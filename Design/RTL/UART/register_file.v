==> flow/design.v <==
module register_file #(parameter WIDTH =8)(clk , arst_n , wr_en, rd_en , wr_addr ,
 rd_addr , wr_data , rd_data , control , 
 busy , done , uart_rx_data , uart_tx_data, valid);
 input clk , arst_n , wr_en , rd_en , busy ,done , valid;
 input [1:0] wr_addr , rd_addr;
 input  wire [WIDTH-1:0] wr_data , uart_rx_data;
 output reg  [WIDTH-1:0] rd_data;
 output wire [WIDTH-1:0] control, uart_tx_data;
 reg [WIDTH-1:0] data_tx_reg , control_reg , status_reg , data_rx_reg ;
 localparam CONTROL_ADDR = 0 ;
 localparam DATA_TX_ADDR = 1 ;
 localparam STATUS_ADDR  = 2 ;
 localparam DATA_RX_ADDR = 3 ;
 always @(posedge clk or negedge arst_n) begin
    if(!arst_n)
    begin
    rd_data     <=0;
    data_tx_reg <=0;
    control_reg <=0;
    status_reg  <=0;
    data_rx_reg <=0;
    end
    else
    begin
        if(wr_en)
        begin
        case (wr_addr)
            CONTROL_ADDR : 
            begin
                control_reg <= wr_data;
            end
            DATA_TX_ADDR :
            begin
                data_tx_reg <= wr_data;
            end
            default: ;    
        endcase
        end
        else if(rd_en)
        begin
        case (rd_addr)
            STATUS_ADDR : 
            begin
                rd_data <= status_reg; 
            end
            DATA_RX_ADDR :
            begin
                rd_data <= data_rx_reg;
            end
            default: ;    
        endcase
        end
        status_reg  <=  {{(WIDTH-2){1'b0}}, busy , done};
        if(valid)
        data_rx_reg <=  uart_rx_data;
    end
 end
    assign control = control_reg;
    assign uart_tx_data = data_tx_reg;
endmodule
# Step by step through the tools: register_file
# The steps from the RTL of register_file to its reports follow in flow order.
# Line numbers count from 1 in the design file above.
# Library cell names are shortened.
# Not given: -
# design
design	register_file
clock	clk
library	sky130hd
lib_corner	tt_025C_1v80

# Word-level counts
# Source: Yosys, flattened and elaborated, memories not mapped. Widths are those after wreduce. Registers that Yosys merges into a memory's read port (data or address) are not register bits. Print and check cells do not count. Equal cells are merged and count once.
# op_classes
n_eq	3
n_mux	1
bitwise	1
reduce_logical	5
# ops
operator	n
parallel mux 8 bit (select 2 bit)	1
== test 2 bit with constant B	2
AND reduction 2 bit	2
AND reduction 3 bit	1
== test 2 x 1 -> 1 bit with constant B	1
logical NOT 2 bit	1
nonzero test 2 bit	1
NOT 1 bit	1
# word_totals
ff_bits	34
out_inout_bits	24

# Logic depth
# Yosys ltp: most cells in a row. Word level: on the elaborated netlist, between registers, memories and ports. Mapped: between sequential cells and ports; inverters and the memories' decode and read muxes count.
# depth
ltp_word	3
ABC_AREA	0
ltp_mapped	3
depth_no_buf	2

# Synthesis result
# The flow's flattened synthesis, as Yosys stat reports it; memories are mapped. The netlist is that of the ABC_AREA named above (0 if unset); the other value can give another one.
# The area totals of this step are shown rounded.
# types
type	n	type_area_um2
dfrtp_1	34	850.816
mux2_2	34	382.867
and3_1	6	37.536
nor3b_4	1	18.768
buf_6	1	11.261
nand3b_2	1	11.261
and3b_2	1	10.01
buf_2	1	5.005
# mapped
mapped_cells	79
area_um2	1330
ff_cells	34
buffers	2

# Worst setup path after synthesis
# OpenSTA on the mapped netlist: ideal clock, no wires. The path of least setup slack (recovery checks aside). Input and output delay are each 20% of the period. Register names are those of the netlist, which keeps one name where synthesis merged equal registers.
# synth_timing
kind	in2reg
startpoint	input wr_addr[0]
endpoint	register control_reg[0]
clock_period_ns	0.982
launch_ns	0.196
arrival_time_ns	0.894
t_required_ns	0.857
slack_ns	-0.037
path_delay_ns	0.823
stages	2
n_path_buf	0
synth_period_reached_ns	1.019
# "path_delay_ns" is the arrival time less input delay plus setup time.
# "stages": output pins that drive a net of the path, with the launching flip-flop's if there is one; two outputs of one cell count as two.
# "synth_period_reached_ns" is the clock period less the worst setup slack; recovery checks do not enter. This is arithmetic on one report: input and output delays are still those of the set period (20% each).
# The rows between start and end are the longest chain of elaborated cells between them; the timing report does not say that the signal goes this way. Where chains are equally long, one stands for them.
# Each line given opens the expression or statement behind the cell; cells for indexed reads and writes are added by Yosys, which also makes memories of some case tables.
# synth_between
path_cell_list	nor3b_4 mux2_2
elab_chain_cells	2
# synth_lines
element	line	text
start: declaration	5	input [1:0] wr_addr , rd_addr;
logical NOT 2 bit	27	case (wr_addr)
AND reduction 2 bit	-
end: assignment	19	control_reg <=0;
end: assignment	30	control_reg <= wr_data;
end: declaration	9	reg [WIDTH-1:0] data_tx_reg , control_reg , status_reg , data_rx_reg ;

# Timing after layout
# From the final timing report of record 1: the path of least setup slack in the routed layout; clock arrival at registers is part of the times.
# layout_timing
kind	in2reg
startpoint	input wr_addr[1]
endpoint	register control_reg[4]
clock_period_ns	1.08
launch_ns	0.22
arrival_time_ns	1.20
t_required_ns	1.25
slack_ns	0.05
stages	4
n_path_buf	2
# The rows between start and end are the longest chain of elaborated cells between them; the timing report does not say that the signal goes this way. Where chains are equally long, one stands for them.
# layout_between
path_cell_list	dlygate4sd2_1 nor3b_4 buf_6 mux2_2
elab_chain_cells	2
# layout_lines
element	line	text
start: declaration	5	input [1:0] wr_addr , rd_addr;
logical NOT 2 bit	27	case (wr_addr)
AND reduction 2 bit	-
end: assignment	19	control_reg <=0;
end: assignment	30	control_reg <= wr_data;
end: declaration	9	reg [WIDTH-1:0] data_tx_reg , control_reg , status_reg , data_rx_reg ;

# Settings and measured results of 2 stored flow runs for module register_file (sky130hd), not sorted in any way. The constraints put input and output delay at 20% of the set period each and load the outputs with 0.01 pF.
# "period_reached_ns" = clock period - worst setup slack. The figure is calculated, with input and output delays left at 20% of the set period.
# "critical_path_time_ns": the worst setup path's part of the clock period (all of it between registers, 20% less for each end at a port) less its slack. A launch clock that arrives late makes it longer, a capture clock that arrives late makes it shorter.
# By "totalPower_mw" is meant OpenSTA's value without simulated activity: inputs other than the clock are taken to toggle once in ten clock periods, and the tool carries that through the logic.
# Results are given in rounded form.
# Settings: - = not set for that run.
# Results: - = not shown.
item,record 1,record 2
period_ns,1.08,1.27
CORE_UTILIZATION,21,70
PLACE_DENSITY,0.95,0.87
CORE_ASPECT_RATIO,1.09,1.54
CORE_MARGIN,9,2
GPL_TIMING_DRIVEN,0,-
GPL_ROUTABILITY_DRIVEN,0,-
SLEW_MARGIN,20,35
MIN_ROUTING_LAYER,met1,-
MAX_ROUTING_LAYER,met5,met5
CAP_MARGIN,20,30
SETUP_SLACK_MARGIN,-,0.34
HOLD_SLACK_MARGIN,-,0.1
TNS_END_PERCENT,-,5
ABC_AREA,-,0
CTS_CLUSTER_DIAMETER,-,248
setup_worst_slack_ns,0.050,-
util_frac,0.321,-
fin_hold_ws_ns,0.369,-
ys_area_um2,1330,-
tns_setup_ns,0.000,-
period_reached_ns,1.030,-
die_um2,9510,-
cell_area_final_um2,1920,-
totalPower_mw,3.06,-
critical_path_time_ns,0.81,-
worst_setup_path_type,in2reg,-
# Record 2: no final report: placement broke off with GPL-0301
