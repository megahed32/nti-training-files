==> flow/design.v <==
module UART_tx #(      
      parameter CLKS_PER_BIT = 5208     
) 
(
   input  wire       clk, rst_n, tx_en,
   input  wire [7:0] data_in,
   output wire       serial_data_out,
   output reg        done
);
localparam   IDLE    = 0;
localparam   START   = 1;
localparam   DATA_TX = 2;
localparam   STOP    = 3;
reg serial_data_reg;
reg [2:0] data_count;
reg [$clog2(CLKS_PER_BIT)-1:0] clk_count;
reg [1:0] cs, ns;
assign serial_data_out = serial_data_reg;
always @(posedge clk or negedge rst_n) begin
    if(!rst_n)
        cs <= IDLE;
    else
        cs <= ns;
end
always @(*) begin
    case (cs)
      IDLE :   ns = (!tx_en) ? START : IDLE;
      START :  ns = (clk_count < CLKS_PER_BIT-1) ? START : DATA_TX;
      DATA_TX: ns = ((data_count == 7) && (clk_count == CLKS_PER_BIT-1)) ?  STOP: DATA_TX ;
      STOP   : ns = (clk_count < CLKS_PER_BIT-1) ? STOP : IDLE;
      default: ns = IDLE;
    endcase
end
always @(posedge clk or negedge rst_n) begin
    if (!rst_n) begin
        serial_data_reg <= 1;
        data_count <= 0;
        clk_count  <= 0;
    end else begin
        case (cs)
          IDLE: begin
              serial_data_reg <= 1;  
              data_count <= 0;
              clk_count  <= 0;
          end
          START: begin
              serial_data_reg <= 0;  
              if (clk_count < CLKS_PER_BIT-1)
                  clk_count <= clk_count + 1;
              else
                  clk_count <= 0;
          end
          DATA_TX: begin
              serial_data_reg <= data_in[data_count];
              if (clk_count < CLKS_PER_BIT-1)
                  clk_count <= clk_count + 1;
              else begin
                  clk_count  <= 0;
                  data_count <= data_count + 1;
              end
          end
          STOP: begin
              serial_data_reg <= 1;  
              if (clk_count < CLKS_PER_BIT-1)
                  clk_count <= clk_count + 1;
              else
                  clk_count <= 0;
          end
        endcase
    end
end
always @(posedge clk or negedge rst_n) begin
    if(!rst_n)
    begin
        done <= 0 ;
    end
    else
    begin
        if(cs == STOP)
        done <= 1;
        else 
        done <= 0;
    end
end
endmodule
# From RTL to reports: UART_tx
# The steps from the RTL of UART_tx to its reports follow in flow order.
# Line numbers count from 1 in the design file above.
# Operators carry their Yosys type and port widths (W data, S select, Z words).
# Cell names lack the library's common part.
# A cell with n/a has no value.
# setup
top,UART_tx
clock_port,clk
library,sky130hd
pvt_corner,tt_025C_1v80

# Word level
# Yosys after proc, flatten, opt, wreduce and memory -nomap, before mapping. Memory bits, and registers merged into a memory's read port (data or address), are not among the register bits. Print and check cells are not counted. Equal cells are merged and count once.
# classes
addsub,2
n_mul,0
div_mod_pow,0
cmp,1
eq_ne,6
n_shift,1
n_mux,11
logic,0
reduce_and_logical,6
# ops
op,count
$pmux W13 S2,1
$add A13 B1 Y13 const B,1
$lt A13 B13 Y1 const B,1
$eq A13 B13 Y1 const B,1
$mux W13,1
$shiftx A8 B3 Y1,1
$pmux W2 S4,1
$pmux W3 S2,1
$eq A2 B2 Y1 const B,2
$mux W2,2
$add A3 B1 Y3 const B,1
$eq A3 B3 Y1 const B,1
$reduce_or A3 Y1,1
$pmux W1 S3,1
$mux W3,1
$mux W1,3
$eq A2 B1 Y1 const B,1
$ne A2 B2 Y1 const B,1
$logic_not A2 Y1,1
$reduce_and A2 Y1,1
$reduce_bool A2 Y1,1
$reduce_or A2 Y1,1
$logic_and A1 B1 Y1,1
# bits
register_bits,20
latchBits,0
mem_bits_rw,0
rom_bits,0
clocked_rd_ports_x_width,0
memories,0
input_bits,11
output_inout_bits,2
word_cells,32

# Longest topological paths
# Longest topological path by Yosys (ltp), each cell counted once; first at word level (registers and memories cut), then after technology mapping (sequential cells cut; the memories' decode and read muxes count).
# logic_depth
word_depth,4
ABC_AREA,0
depth_mapped,5
ltp_nobuf,5

# Synthesis result
# Yosys stat after the flow's synthesis: flattened, memories mapped to cells. It holds for the ABC_AREA given above (unset counts as 0); a run with the other value may have another netlist.
# The area totals of this step are shown rounded.
# by_type
cell,count,type_area_um2
dfrtp_1,20,500.48
nor2_1,16,60.058
dfstp_2,2,52.55
mux4_2,2,45.043
xor2_1,5,43.792
ha_1,3,37.536
xnor2_1,4,35.034
nand2_1,8,30.029
o211ai_1,4,30.029
o311ai_4,1,26.275
nand3_1,5,25.024
nand4_1,4,25.024
o21ai_0,5,25.024
inv_1,5,18.768
a22o_1,2,17.517
a31o_2,2,17.517
and4_1,2,17.517
buf_8,1,15.014
# Other cell types: 13; their cells: 16.
# synth_totals
cell_count,107
yosys_area_um2,1140
seq_area_um2,553
flip_flops,22
buf_cells,2

# Worst setup path after synthesis
# Source: OpenSTA report_checks on the synthesized netlist (no wires, ideal clock, input and output delay 20% of the period each), path of least setup slack; recovery checks are left aside. Register names are those of the netlist, which keeps one name where synthesis merged equal registers.
# synth_timing
kind,flip-flop to flip-flop
from,reg (name not given)
to,reg cs
clock_period_ps,1430
setup_ps,121
launch_ps,0
arrival_ps,1375
required_ps,1309
path_slack_ps,-66
delay_ps,1496
path_stages,6
path_buffers,0
synth_period_reached_ps,1496
# "delay_ps" = arrival - input delay + setup time.
# "path_stages" counts driving pins, that of a launching flip-flop among them; a cell with two outputs on the path counts twice.
# "synth_period_reached_ps" is the clock period less the worst setup slack; recovery checks do not enter. This is arithmetic on one report: input and output delays are still those of the set period (20% each).
# An end named without its bit number is one bit of that signal or, where synthesis recoded a state register, one of its new flip-flops.
# synth_via
path_cell_list,dfrtp_1 > ha_1 > ha_1 > nand4_1 > or4_1 > a22o_1
# synth_lines
item,line_no,source
"end, assigned",21,cs <= IDLE;
"end, assigned",23,cs <= ns;
"end, declared",17,"reg [1:0] cs, ns;"
# No chain of elaborated cells between the ends is given.

# Path in the finished layout
# From the final timing report of stored run 2: the path of least setup slack in the routed layout; clock arrival at registers is part of the times.
# The path's times are printed in steps of 10 ps; the period is the one set.
# layout_timing
kind,flip-flop to flip-flop
from,reg clk_count[3]
to,reg cs
clock_period_ps,1080
setup_ps,110
launch_ps,260
arrival_ps,1720
required_ps,1240
path_slack_ps,-480
path_stages,5
path_buffers,0
# An end named without its bit number is one bit of that signal or, where synthesis recoded a state register, one of its new flip-flops.
# At most two assigning lines are given for a register; there are more.
# layout_via
path_cell_list,dfrtp_1 > nor4_2 > nand4_1 > or4_4 > a22o_1
# layout_lines
item,line_no,source
"start, declared",16,reg [$clog2(CLKS_PER_BIT)-1:0] clk_count;
"start, assigned",49,clk_count <= clk_count + 1;
"start, assigned",56,clk_count <= clk_count + 1;
"end, assigned",21,cs <= IDLE;
"end, assigned",23,cs <= ns;
"end, declared",17,"reg [1:0] cs, ns;"
# No chain of elaborated cells between the ends is given.

# Settings and measured results of 2 stored flow runs for module UART_tx (sky130hd), not sorted in any way. The constraints put input and output delay at 20% of the set period each and load the outputs with 0.01 pF.
# "clock_period_reached_ps" is the run's clock period less its worst setup slack. It is reckoned from that one timing run; input and output delays stay at 20% of the period that was set.
# "worstPathTime_ps" = time allowed to the worst setup path (clock period - input delay - output delay, where it has them) - its slack; a late launch clock adds to it, a late capture clock takes from it.
# By "power_total_mw" is meant OpenSTA's value without simulated activity: inputs other than the clock are taken to toggle once in ten clock periods, and the tool carries that through the logic.
# "worstPathTime_ps" is known to 10 ps.
# Values from the reports are rounded here.
# A setting shown as - is not set for that run.
# A result given as - is not shown for that run.
run name,period_ns,CORE_UTILIZATION,SETUP_SLACK_MARGIN,CORE_MARGIN,CELL_PAD_IN_SITES_GLOBAL_PLACEMENT,TNS_END_PERCENT,GPL_ROUTABILITY_DRIVEN,CAP_MARGIN,SLEW_MARGIN,PLACE_DENSITY_LB_ADDON,CTS_CLUSTER_DIAMETER,MIN_ROUTING_LAYER,MAX_ROUTING_LAYER,finalUtil_pct,clock_period_reached_ps,tns_ps,post_route_stdcell_area_um2,ws_setup_ps,worstPathTime_ps,worstPathKind,design.die.area_um2,yosys_chip_area_um2,power_total_mw
stored run 1,1.08,71,-0.09,2,2,15,0,10,20,-,-,-,-,-,-,-,-,-,-,-,-,-,-
stored run 2,1.08,18,-,2,2,5,0,20,20,0.17,163,met1,met5,26.8,1560,-8170,1620,-480,1560,flip-flop to flip-flop,6980,1140,1.44
# Stored run 1: no final report: placement broke off with GPL-0301
